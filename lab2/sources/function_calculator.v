==> flow/design.v <==
`timescale 1ns / 1ps
module cuberoot(
    input clk_c,
    input rst_c,
    input [7:0] a,
    input start_c,
    output busy_o,
    output reg [3:0] y_bo
    );
    wire end_step;
    reg [7:0] x;
    reg [1:0] i;
    reg [4:0] state;
    reg [3:0] ans;
    reg [7:0] local_mask;
    reg [7:0] mask;
    reg [7:0] tmp;
    reg [15:0] tmp_mult_result;
    reg mult_start;
    wire mult_busy;
    reg [7:0] mult_a;
    reg [7:0] mult_b;
    wire [15:0] mult_result;
    multer multiplier(
        .clk_i(clk_c),
        .rst_i(rst_c),
        .a_bi(mult_a),
        .b_bi(mult_b),
        .start_i(mult_start),
        .busy_o(mult_busy),
        .y_bo(mult_result)
    );
    localparam IDLE = 0,
           CALC_SHIFT = 1,
           MASK = 2,
           NEW_ANS_BIT = 3,
           MUL1 = 4,
           WAIT_MUL1 = 5,
           MUL2 = 6,
           WAIT_MUL2 = 7,
           CHECK_X = 8,
           INVERT_ANS_BIT = 9,
           SUB_I = 10;    
    assign end_step = (i == 2'b11);
    assign busy_o = (state != IDLE);
    always @(posedge clk_c) begin
       if (rst_c) begin
            y_bo <= 0;
            i <= 0;
            mult_start <= 0;
            state <= IDLE;
            i <= 2'b10;
            local_mask <= 3'b111;
            mask <= 0;
       end else begin
            case(state)
                IDLE:
                    begin
                        if (start_c) begin
                            y_bo <= 0;
                            state <= CALC_SHIFT;
                            mult_start <= 0;
                            local_mask <= 3'b111;
                            mask <= 0;
                            x <= a;
                            i <= 2'b10;
                            ans <= 0;
                         end
                     end
                 CALC_SHIFT:
                    begin
                        mult_a <= 3;
                        mult_b <= i;
                        mult_start <= 1;
                        state <= MASK;
                    end
                 MASK:
                    begin
                        if (end_step) begin
                            y_bo <= ans;
                            state <= IDLE;
                        end else begin
                            mult_start <= 0;
                            if (~mult_busy && ~mult_start) begin
                                mask <= mask | (local_mask << (3*i));
                                state <= NEW_ANS_BIT;
                            end
                        end
                    end
                 NEW_ANS_BIT:
                    begin
                        tmp <= x & mask;
                        ans <= ans ^ (1 << i);
                        state <= MUL1;
                    end
                 MUL1:
                    begin
                        mult_a <= ans;
                        mult_b <= ans;
                        mult_start <= 1;
                        state <= WAIT_MUL1;
                    end
                 WAIT_MUL1:
                    begin
                        mult_start <= 0;
                        if (~mult_busy && ~mult_start) begin
                            tmp_mult_result <= mult_result;
                            state <= MUL2;
                        end
                    end
                 MUL2:
                    begin
                        mult_a <= tmp_mult_result[7:0];
                        mult_b <= ans;
                        mult_start <= 1;
                        state <= CHECK_X;
                    end
                 CHECK_X:
                    begin
                       mult_start <= 0;
                       if (~mult_busy && ~mult_start) begin
                            tmp_mult_result <= mult_result;
                            state <= INVERT_ANS_BIT;
                       end 
                    end
                 INVERT_ANS_BIT:
                    begin
                        if (tmp < tmp_mult_result) begin
                            ans <= ans ^ (1 << i);
                        end
                        state <= SUB_I;
                    end
                 SUB_I: 
                    begin
                        if (i == 2'b00) begin
                            i <= 2'b11;
                        end else begin
                            i <= i - 1;
                        end
                        state <= CALC_SHIFT;
                    end
            endcase
       end
    end
endmodule
`timescale 1ns / 1ps
module function_calculator(
    input clk_i,
    input rst_i,
    input [7:0] a_i,
    input [7:0] b_i,
    input start_i,
    output busy_o, 
    output reg [15:0] y_calc
 );
    localparam IDLE = 0,
    STEP = 1,
    WORK_MULT = 2,
    WORK_CUBEROOT = 3,
    WORK_SUM = 4;
    reg [4:0] state;
    reg [7:0] a;
    reg [7:0] b;
    wire [15:0] square_of_a;
    wire [3:0] cuberoot_result;
    reg [15:0] result;
    reg start_mult;
    reg start_cuberoot;
    wire mult_busy;
    wire cube_busy;
    reg [15:0] mult_result;
    reg [3:0] cube_result;
    multer mult(
        .clk_i(clk_i),
        .rst_i(rst_i),
        .a_bi(a),
        .b_bi(a),
        .start_i(start_mult),
        .busy_o(mult_busy),
        .y_bo(square_of_a)
    );    
    cuberoot cube1(
        .clk_c(clk_i),
        .rst_c(rst_i),
        .a(b),
        .start_c(start_cuberoot),
        .busy_o(cube_busy),
        .y_bo(cuberoot_result)
    );
    assign busy_o = (state != IDLE);
    always @(posedge clk_i) begin
        if (rst_i) begin
            y_calc <= 0;
            start_cuberoot <= 0;
            start_mult <= 0;
            state <= IDLE;
        end else begin
            case (state)
                IDLE:
                    begin
                        if (start_i) begin
                            y_calc <= 0;
                            start_cuberoot <= 0;
                            state <= STEP;
                            start_mult <= 0;
                        end
                    end
                STEP:
                    begin
                        start_mult <= 1;
                        a <= a_i;
                        state <= WORK_MULT;
                    end
                WORK_MULT:
                    begin
                        start_mult <= 0;
                        if (~mult_busy && ~start_mult) begin
                            state <= WORK_CUBEROOT;
                            b <= b_i;
                            start_cuberoot <= 1;
                        end
                    end
                WORK_CUBEROOT:
                    begin
                        start_cuberoot <= 0;
                        if (~cube_busy && ~start_cuberoot) begin
                            state <= WORK_SUM;
                        end
                    end
                WORK_SUM:
                    begin
                        y_calc <= square_of_a + cuberoot_result;
                        state <= IDLE;
                    end
            endcase
        end
    end
endmodule
`timescale 1ns / 1ps
module multer(
    input clk_i,
    input rst_i,
    input [7:0] a_bi,
    input [7:0] b_bi,
    input start_i,
    output busy_o,
    output reg [15:0] y_bo);
localparam IDLE = 0,
    WORK = 1,
    WRITE_RES = 2;
reg [3:0] ctr;
wire [2:0] end_step;
wire [7:0] part_sum;
wire [15:0] shifted_part_sum;
reg [7:0] a, b;
reg [15:0] part_res;
reg [1:0] state = IDLE;
assign part_sum = a & {8{b [ctr] } };
assign shifted_part_sum = part_sum << ctr;
assign end_step = (ctr == 8);
assign busy_o = (state != IDLE);
always @(posedge clk_i) begin
    if (rst_i) begin
        ctr <= 0;
        part_res <= 0;
        y_bo <= 0;
        state <= IDLE;
    end else begin
        case (state)
            IDLE :
                begin
                    if (start_i) begin
                        ctr <= 0;
                        part_res <= 0;
                        y_bo <= 0;
                        state <= WORK;
                        a <= a_bi;
                        b <= b_bi;
                        ctr <= 0;
                        part_res <= 0;
                    end
                 end
            WORK:
                begin
                    if (end_step) begin
                        state <= IDLE;
                        y_bo <= part_res;
                    end else begin
                        part_res <= part_res + shifted_part_sum;
                        ctr <= ctr + 1;
                    end
                end
        endcase
    end
end
endmodule
; Tool chain data of function_calculator
; What the tools print for function_calculator, step after step.
; Line numbers count from 1 in the design file above.
; Library cell names are shortened.
; The mark - stands for no value.
[design]
top = function_calculator
clock_port = clk_i
cell_library = sky130hd
corner = tt_025C_1v80

; After elaboration
; Yosys after proc, flatten, opt, wreduce and memory -nomap, before mapping. Memory bits, and registers merged into a memory's read port (data or address), are not among the register bits. Print and check cells are not counted.
[classes]
add_sub_neg = 6
bitwise = 12
mux = 57
mul = 1
n_eq = 36
n_shift = 6
reduce_and_logical = 54
compare = 1
[op_table]
columns = op, n
row1 = parallel mux 16 bit (select 2 bit), 5
row2 = 2-to-1 mux 16 bit, 9
row3 = parallel mux 5 bit (select 10 bit), 1
row4 = 2-to-1 mux 5 bit, 8
row5 = AND reduction 3 bit, 12
row6 = adder 16 bit, 2
row7 = << shifter 3 x 32 -> 8 bit with constant A, 1
row8 = << shifter 8 x 4 -> 16 bit, 2
row9 = parallel mux 8 bit (select 2 bit), 2
row10 = 2-to-1 mux 4 bit, 7
row11 = parallel mux 5 bit (select 5 bit), 1
row12 = AND 8 bit, 3
row13 = parallel mux 8 bit (select 3 bit), 1
row14 = parallel mux 4 bit (select 2 bit), 3
row15 = 2-to-1 mux 8 bit, 3
row16 = equality test 5 x 2 -> 1 bit with constant B, 4
row17 = equality test 5 x 3 -> 1 bit with constant B, 4
row18 = != test 2 bit with constant B, 9
row19 = nonzero test 2 bit, 9
row20 = nonzero test 3 bit, 6
row21 = adder 16 x 4 -> 16 bit, 1
row22 = != test 2 x 1 -> 1 bit with constant B, 8
row23 = < comparator 8 x 16 -> 1 bit, 1
row24 = variable part select 8 x 4 -> 1 bit, 2
row25 = equality test 5 x 4 -> 1 bit with constant B, 3
row26 = nonzero test 5 bit, 3
row27 = AND reduction 2 bit, 7
row28 = AND reduction 4 bit, 3
; Not listed: further kinds 26, cells in them 53.
[word_totals]
wordCells = 201
out_inout_bits = 17
input_bits = 19
ff_bits = 211

; Logic depth
; Longest topological path by Yosys (ltp), each cell counted once; first at word level (registers and memories cut), then after technology mapping (sequential cells cut; the memories' decode and read muxes count).
[logic_depth]
word_depth = 6
abc_area = 0
mapped_depth = 17
depth_no_buf = 15

; After synthesis
; Yosys stat after the flow's synthesis: flattened, memories mapped to cells. It holds for the ABC_AREA given above (unset counts as 0); a run with the other value may have another netlist.
[mapped]
synth_area_um2 = 9997.1
flip_flops = 198
stdcells = 1008
sequential_area_um2 = 4804.6
[types]
columns = cell_type, n, type_area_um2
row1 = edfxtp_1, 84, 2.52E+03
row2 = dfxtp_1, 114, 2.28E+03
row3 = ha_1, 49, 613.088
row4 = nor2_1, 137, 514.243
row5 = a22oi_1, 53, 397.882
row6 = a21oi_1, 59, 295.283
row7 = xnor2_1, 28, 245.235
row8 = mux2i_1, 24, 240.23
row9 = nand2_1, 62, 232.723
row10 = o21ai_0, 43, 215.206
row11 = a22o_1, 18, 157.651
row12 = mux4_2, 7, 157.651
row13 = inv_1, 40, 150.144
row14 = nand3_1, 25, 125.12
row15 = clkbuf_1, 32, 120.115
row16 = and2_1, 18, 112.608
row17 = nor3_1, 20, 100.096
row18 = o21a_1, 13, 97.594
; Not listed: further types 45, cells in them 182.
; By module: a second synthesis without flattening, with its own total; a netlist apart from the flattened one above.
[unflattened]
hier_cells = 1097
hier_area_um2 = 10850.4
; Rows give one instance, submodules left out.
[modules]
columns = module, area_um2, mod_seq_area_um2, instances, cells
row1 = multer, 3096.7, 1221.2, 2, 352
row2 = cuberoot, 2942.8, 1821.7, 1, 240
row3 = function_calculator, 1714.1, 900.9, 1, 153

; Path before layout
; Source: OpenSTA report_checks on the synthesized netlist (no wires, ideal clock, input and output delay 20% of the period each), path of least setup slack; recovery checks are left aside. Register names are those of the netlist, which keeps one name where synthesis merged equal registers.
[synth_timing]
kind = input port to flip-flop
startpoint = input port rst_i
endpoint = register cube1.tmp_mult_result[0]
input_delay_ns = 0.992
path_delay_ns = 2.630
tclk_ns = 4.96
required_ns = 4.524
path_stages = 3
arrival_time_ns = 3.186
slack_ns = 1.338
synth_period_reached_ns = 3.622
; "path_delay_ns" is the arrival time less input delay plus setup time.
; "path_stages" counts driving pins, that of a launching flip-flop among them; a cell with two outputs on the path counts twice.
; "synth_period_reached_ns" is the clock period less the worst setup slack; recovery checks do not enter. This is arithmetic on one report: input and output delays are still those of the set period (20% each).
; The rows between start and end are the longest chain of elaborated cells between them; the timing report does not say that the signal goes this way. Where chains are equally long, one stands for them.
; A line is the first line of the expression or statement that the cell stems from. Yosys adds cells for indexed reads and writes and turns some case tables into memories.
[synth_via]
path_cell_list = clkbuf_1 > clkbuf_1 > nor4b_1
elab_chain_len = 2
cells_between = 2
lines_between = 0
[synth_lines]
columns = item, line_no
row1 = from (decl), 149  ; input rst_i,
row2 = inverter 1 bit, -
row3 = AND reduction 3 bit, -
row4 = to (assign), 107  ; tmp_mult_result <= mult_result;
row5 = to (assign), 122  ; tmp_mult_result <= mult_result;
row6 = to (decl), 18  ; reg [15:0] tmp_mult_result;

; Path in the finished layout
; From the final timing report of run A: the path of least setup slack in the routed layout; clock arrival at registers is part of the times.
[layout_timing]
kind = flip-flop to flip-flop
startpoint = register mult.ctr[1]
endpoint = register mult.part_res[14]
required_ns = 5.03
slack_ns = 0.94
path_stages = 15
tclk_ns = 4.71
arrival_time_ns = 4.09
; The rows between start and end are the longest chain of elaborated cells between them; the timing report does not say that the signal goes this way. Where chains are equally long, one stands for them.
; At most two assigning lines are given for a register; there are more.
[layout_via]
path_cell_list = dfxtp_1 > buf_4 > mux2i_1 > nor2_1 > a31oi_1 > or2_2 > a21oi_1 > nor2b_1 > ha_1 > a21o_1 > o41ai_2 > o21ai_1 > a311oi_1 > xnor2_1 > a22o_1
elab_chain_len = 6
cells_between = 10
lines_between = 6
[layout_lines]
columns = item, line_no
row1 = from (decl), 251  ; reg [3:0] ctr;
row2 = from (assign), 264  ; ctr <= 0;
row3 = from (assign), 290  ; ctr <= ctr + 1;
row4 = variable part select 8 x 4 -> 1 bit, 258  ; assign part_sum = a & {8{b [ctr] } };
row5 = AND 8 bit, 258
row6 = << shifter 8 x 4 -> 16 bit, 259  ; assign shifted_part_sum = part_sum << ctr;
row7 = adder 16 bit, 289  ; part_res <= part_res + shifted_part_sum;
row8 = 2-to-1 mux 16 bit, 285  ; if (end_step) begin
row9 = parallel mux 16 bit (select 2 bit), 269  ; case (state)
row10 = to (assign), 265  ; part_res <= 0;
row11 = to (assign), 289
row12 = to (decl), 256  ; reg [15:0] part_res;

## Implementation results

Stored flow runs of function_calculator (2 of them; Yosys, OpenROAD, sky130hd). They differ in their settings and are not a sequence. Constraints: input delay and output delay 20% of the set period each, output load 0.01 pF.
"power.total_uw": no workload was simulated; the value follows from the tool's default switching activity.

# run A
==> flow/run.sh <==
#!/bin/bash
# the make line also repeats the synthesis and layout settings of config.mk as NAME=value (left out here)
make -C /OpenROAD-flow-scripts/flow DESIGN_CONFIG=/design/flow/config.mk WORK_HOME=/design/flow/orfs CLKGATE_MAP_FILE= finish
==> flow/config.mk <==
export PLATFORM = sky130hd
export DESIGN_NAME = function_calculator
export DESIGN_NICKNAME = function_calculator
export VERILOG_FILES = /design/flow/design.v
export SDC_FILE = /design/flow/constraint.sdc
export NUM_CORES = 4
export LEC_CHECK = 0
export CAP_MARGIN = 20
export CORE_MARGIN = 8
export CORE_UTILIZATION = 71
export CTS_CLUSTER_DIAMETER = 380
export GPL_TIMING_DRIVEN = 1
export PLACE_DENSITY_LB_ADDON = 0.11
export SETUP_SLACK_MARGIN = 0.71
export SLEW_MARGIN = 40
==> flow/constraint.sdc <==
create_clock -name core_clock -period 4.71 [get_ports {clk_i}]
set_input_delay 0.9420 -clock core_clock [delete_from_list [all_inputs] [get_ports {clk_i}]]
set_output_delay 0.9420 -clock core_clock [all_outputs]
set_load 0.01 [all_outputs]

==> run A: results <==
final_stdcell_area_um2=11105.7
ws_hold_ns=0.412
timing.setup.tns_ns=0.000
worstSetupSlack_ns=0.941
finalUtil_frac=0.803
synth_chip_area_um2=9997.1
design_die_area_um2=18133.3
power.total_uw=4454

# run B
==> flow/run.sh <==
#!/bin/bash
# the make line also repeats the synthesis and layout settings of config.mk as NAME=value (left out here)
make -C /OpenROAD-flow-scripts/flow DESIGN_CONFIG=/design/flow/config.mk WORK_HOME=/design/flow/orfs CLKGATE_MAP_FILE= finish
==> flow/config.mk <==
export PLATFORM = sky130hd
export DESIGN_NAME = function_calculator
export DESIGN_NICKNAME = function_calculator
export VERILOG_FILES = /design/flow/design.v
export SDC_FILE = /design/flow/constraint.sdc
export NUM_CORES = 4
export LEC_CHECK = 0
export CAP_MARGIN = 20
export CORE_MARGIN = 2
export CORE_UTILIZATION = 65
export SLEW_MARGIN = 20
==> flow/constraint.sdc <==
create_clock -name core_clock -period 3.7 [get_ports {clk_i}]
set_input_delay 0.7400 -clock core_clock [delete_from_list [all_inputs] [get_ports {clk_i}]]
set_output_delay 0.7400 -clock core_clock [all_outputs]
set_load 0.01 [all_outputs]

==> run B: results <==
final_stdcell_area_um2=11160.7
ws_hold_ns=0.416
timing.setup.tns_ns=0.000
worstSetupSlack_ns=0.269
finalUtil_frac=0.74
synth_chip_area_um2=9997.1
design_die_area_um2=16387.8
power.total_uw=5646
