==> flow/design.v <==
`timescale 1ns / 1ps
module LFSR_generator(
    input clk,
    input rst, 
    input is_first_pol,
    input start_i,
    input [7:0] initial_num,
    output busy,
    output reg [7:0] generated_num
    );
reg [7:0] number;
reg [1:0] state;    
reg [7:0] LFSR1 = 8'b00010111;
reg [7:0] LFSR2 = 8'b00101101; 
reg [7:0] LFSR;
reg [7:0] num;
localparam IDLE = 2'b00;
localparam CALC = 2'b01;
localparam END = 2'b10;
assign busy = (state != IDLE);
always@(posedge clk) begin
    if (rst) begin
        number <= 0;
        state <= IDLE;
        num <= 0;
        LFSR <= 0;
    end else begin
        case(state)
            IDLE:
                begin
                    if (start_i) begin
                        state <= CALC;
                        num <= initial_num;
                        if (is_first_pol) begin
                            LFSR <= LFSR1;
                        end else begin
                            LFSR <= LFSR2;
                        end
                    end
                end
            CALC:
                begin
                    num[0] <= ((num[0] * LFSR[0])^(num[1] * LFSR[1])^
                    (num[2] * LFSR[2])^(num[3] * LFSR[3])^(num[4] * LFSR[4])^
                    (num[5] * LFSR[5])^(num[6] * LFSR[6])^(num[7] * LFSR[7]));
                    num[1] <= num[0];
                    num[2] <= num[1];
                    num[3] <= num[2]; 
                    num[4] <= num[3]; 
                    num[5] <= num[4]; 
                    num[6] <= num[5];
                    num[7] <= num[6];
                    state <= END;   
                end
            END:
                begin
                    generated_num <= num;
                    state <= IDLE;
                end
        endcase
    end
end
endmodule
=== From RTL to reports: LFSR_generator ===
The steps from the RTL of LFSR_generator to its reports follow in flow order.
Lines are those of the file above, counted from 1.
Operators carry their Yosys type and port widths (W data, S select, Z words).
Library cell names are shortened.
Not given: -

* Design top: LFSR_generator
* Clock port: clk
* Cell library: sky130hd
* Corner: tt_025C_1v80

=== After elaboration ===
Source: Yosys, flattened and elaborated, memories not mapped. Widths are those after wreduce. Registers that Yosys merges into a memory's read port (data or address) are not register bits. Print and check cells do not count. Equal cells are merged and count once.

* Flip-flop bits (word level): 26
* Bits of input ports: 12
* Output and inout port bits: 9

* $mul: 8
* Eq/ne operators: 3
* Muxes and demuxes: 19
* Bitwise operators: 8
* Reduce/logical cells: 8

{| class="wikitable"
|+ Operators by type and width
! operator !! count
|-
| $pmux W1 S2 || 8
|-
| $mul A1 B1 Y1 || 8
|-
| $reduce_and A2 Y1 || 4
|-
| $mux W1 || 8
|-
| $xor A1 B1 Y1 || 7
|-
| $pmux W2 S3 || 1
|-
| $mux W6 || 1
|-
| $reduce_bool A2 Y1 || 2
|-
| $reduce_bool A3 Y1 || 1
|-
| $eq A2 B1 Y1 const B || 1
|-
| $eq A2 B2 Y1 const B || 1
|-
| $ne A2 B2 Y1 const B || 1
|-
| $logic_not A2 Y1 || 1
|-
| $mux W2 || 1
|-
| $not A1 Y1 || 1
|}

=== Logic depth ===
Longest topological path by Yosys (ltp), each cell counted once; first at word level (registers and memories cut), then after technology mapping (sequential cells cut; the memories' decode and read muxes count).

* Depth in word-level cells: 9
* ABC_AREA: 0
* Depth in mapped cells: 7

=== Mapped cells and area ===
Yosys stat after the flow's synthesis: flattened, memories mapped to cells. It holds for the ABC_AREA given above (unset counts as 0); a run with the other value may have another netlist.

* Cells in the netlist: 85
* Chip area (Yosys): 948.4 um2
* Sequential area: 500.5 um2
* Flip-flops: 21
* Buffers: 4

{| class="wikitable"
|+ Cells by type
! type !! count !! area in all (um2)
|-
| dfxtp_1 || 13 || 260.25
|-
| edfxtp_1 || 8 || 240.23
|-
| mux2i_1 || 8 || 80.077
|-
| a211oi_1 || 8 || 60.058
|-
| ha_1 || 4 || 50.048
|-
| nor2_1 || 10 || 37.536
|-
| a21oi_1 || 5 || 25.024
|-
| inv_1 || 5 || 18.768
|-
| xor2_1 || 2 || 17.517
|-
| mux2_4 || 1 || 15.014
|-
| nand3_1 || 3 || 15.014
|-
| and4_4 || 1 || 11.261
|-
| buf_6 || 1 || 11.261
|-
| and4b_1 || 1 || 10.01
|-
| a2111oi_0 || 1 || 8.758
|-
| a211o_1 || 1 || 8.758
|-
| a311oi_1 || 1 || 8.758
|-
| xnor2_1 || 1 || 8.758
|}

Other cell types: 10; their cells: 11.

=== Worst setup path after synthesis ===
Source: OpenSTA report_checks on the synthesized netlist (no wires, ideal clock, input and output delay 20% of the period each), path of least setup slack; recovery checks are left aside. Register names are those of the netlist, which keeps one name where synthesis merged equal registers.

* Path kind: register to register
* Start point: reg state[0]
* End point: reg num[0]
* Period: 2510 ps
* Setup time: 127 ps
* Launch time at the first pin: 0 ps
* Arrival: 1697 ps
* Data required time: 2383 ps
* Path slack: 686 ps
* Delay of the path: 1824 ps
* Stages: 8
* Buffers on the path: 1
* Synthesis period reached: 1824 ps

"delay of the path" is the arrival time less input delay plus setup time.
"stages": output pins that drive a net of the path, with the launching flip-flop's if there is one; two outputs of one cell count as two.
"synthesis period reached" = period - worst setup slack (recovery checks aside). The figure is calculated, with input and output delays left at 20% of the set period.
The rows between start and end are the longest chain of elaborated cells between them; the timing report does not say that the signal goes this way. Where chains are equally long, one stands for them.
Each line given opens the expression or statement behind the cell; cells for indexed reads and writes are added by Yosys, which also makes memories of some case tables.
At most two assigning lines are given for a register; there are more.

* Path through: dfxtp_1 inv_1 ha_1 buf_6 mux2_4 and4_4 and4b_1 or3_1
* Cells in the longest elaborated chain: 3
* Elaborated cells on any way between the ends: 6
* RTL lines with such cells: 1

{| class="wikitable"
|+ Ends and longest elaborated chain, after synthesis
! what !! line !! text
|-
| start, declared || 12 || <nowiki>reg [1:0] state;</nowiki>
|-
| start, assigned || 24 || <nowiki>state <= IDLE;</nowiki>
|-
| start, assigned || 32 || <nowiki>state <= CALC;</nowiki>
|-
| $eq A2 B1 Y1 || 28 || <nowiki>case(state)</nowiki>
|-
| $reduce_bool A2 Y1 || - ||
|-
| $reduce_and A2 Y1 || - ||
|-
| end, assigned || 33 || <nowiki>num <= initial_num;</nowiki>
|-
| end, assigned || 43 || <nowiki>num[0] <= ((num[0] * LFSR[0])^(num[1] * LFSR[1])^</nowiki>
|-
| end, declared || 16 || <nowiki>reg [7:0] num;</nowiki>
|}

=== Worst path after layout ===
Path of least setup slack in the final report of flow run A (OpenROAD, finished layout, wires in). Where an end is a register, its clock arrival counts in the times.
The path's times are printed in steps of 10 ps; the period is the one set.

* Path kind: register to register
* Start point: reg state[1]
* End point: reg num[0]
* Period: 1690 ps
* Setup time: 100 ps
* Launch time at the first pin: 290 ps
* Arrival: 1810 ps
* Data required time: 1880 ps
* Path slack: 70 ps
* Stages: 7
* Buffers on the path: 0

The rows between start and end are the longest chain of elaborated cells between them; the timing report does not say that the signal goes this way. Where chains are equally long, one stands for them.
At most two assigning lines are given for a register; there are more.

* Path through: dfxtp_2 inv_4 ha_4 mux2_4 and4_4 and4b_1 or3_1
* Cells in the longest elaborated chain: 3
* Elaborated cells on any way between the ends: 6
* RTL lines with such cells: 1

{| class="wikitable"
|+ Ends and longest elaborated chain, after layout
! what !! line !! text
|-
| start, declared || 12 || <nowiki>reg [1:0] state;</nowiki>
|-
| start, assigned || 24 || <nowiki>state <= IDLE;</nowiki>
|-
| start, assigned || 32 || <nowiki>state <= CALC;</nowiki>
|-
| $eq A2 B1 Y1 || 28 || <nowiki>case(state)</nowiki>
|-
| $reduce_bool A2 Y1 || - ||
|-
| $reduce_and A2 Y1 || - ||
|-
| end, assigned || 33 || <nowiki>num <= initial_num;</nowiki>
|-
| end, assigned || 43 || <nowiki>num[0] <= ((num[0] * LFSR[0])^(num[1] * LFSR[1])^</nowiki>
|-
| end, declared || 16 || <nowiki>reg [7:0] num;</nowiki>
|}

Ticket comment

Settings and measured results of 2 stored flow runs for module LFSR_generator (sky130hd), not sorted in any way. The constraints put input and output delay at 20% of the set period each and load the outputs with 0.01 pF.
By "achieved clock period" is meant the clock period of the run minus its worst setup slack. This is arithmetic on one report: input and output delays are still those of the set period (20% each).
"worst path time" is the time allowed to the run's worst setup path (the clock period less input and output delay, where it has them) less its slack. Clock arrival times count: a late capture clock shortens it, a late launch clock lengthens it.
"power": no workload was simulated; the value follows from the tool's default switching activity.
"worst path time" is known to 10 ps.

=== Flow run A ===
{| class="wikitable"
! Setting !! Value
|-
| period_ns || 1.69
|-
| CORE_UTILIZATION || 52
|-
| SETUP_SLACK_MARGIN || 0.2
|-
| PLACE_DENSITY || 0.52
|-
| HOLD_SLACK_MARGIN || 0.05
|-
| CORE_ASPECT_RATIO || 0.86
|-
| CELL_PAD_IN_SITES_GLOBAL_PLACEMENT || 1
|-
| CELL_PAD_IN_SITES_DETAIL_PLACEMENT || 0
|-
| TNS_END_PERCENT || 35
|-
| GPL_ROUTABILITY_DRIVEN || 1
|-
| MIN_ROUTING_LAYER || met1
|-
| MAX_ROUTING_LAYER || met4
|-
| CAP_MARGIN || 20
|-
| CORE_MARGIN || 2
|-
| SLEW_MARGIN || 20
|-
! Result !! Value
|-
| Smallest setup slack || 70 ps
|-
| Worst hold slack after layout || 484 ps
|-
| Synthesized cell area || 948.4 um2
|-
| Achieved clock period || 1620 ps
|-
| Overall die area || 2182.4 um2
|-
| Power || 1704 uW
|-
| Final design utilization || 0.76
|-
| Worst path time || 1620 ps
|-
| Worst setup path kind || register to register
|}

=== Flow run B ===
{| class="wikitable"
! Setting !! Value
|-
| period_ns || 1.78
|-
| CORE_UTILIZATION || 34
|-
| SETUP_SLACK_MARGIN || -0.09
|-
| CORE_MARGIN || 9
|-
| CELL_PAD_IN_SITES_GLOBAL_PLACEMENT || 0
|-
| TNS_END_PERCENT || 5
|-
| GPL_ROUTABILITY_DRIVEN || 0
|-
| MIN_ROUTING_LAYER || met1
|-
| CAP_MARGIN || 20
|-
| SLEW_MARGIN || 20
|-
! Result !! Value
|-
| Smallest setup slack || 39 ps
|-
| Worst hold slack after layout || 460 ps
|-
| Synthesized cell area || 948.4 um2
|-
| Achieved clock period || 1741 ps
|-
| Overall die area || 5014.8 um2
|-
| Power || 1485 uW
|-
| Final design utilization || 0.489
|-
| Worst path time || 1740 ps
|-
| Worst setup path kind || register to register
|}
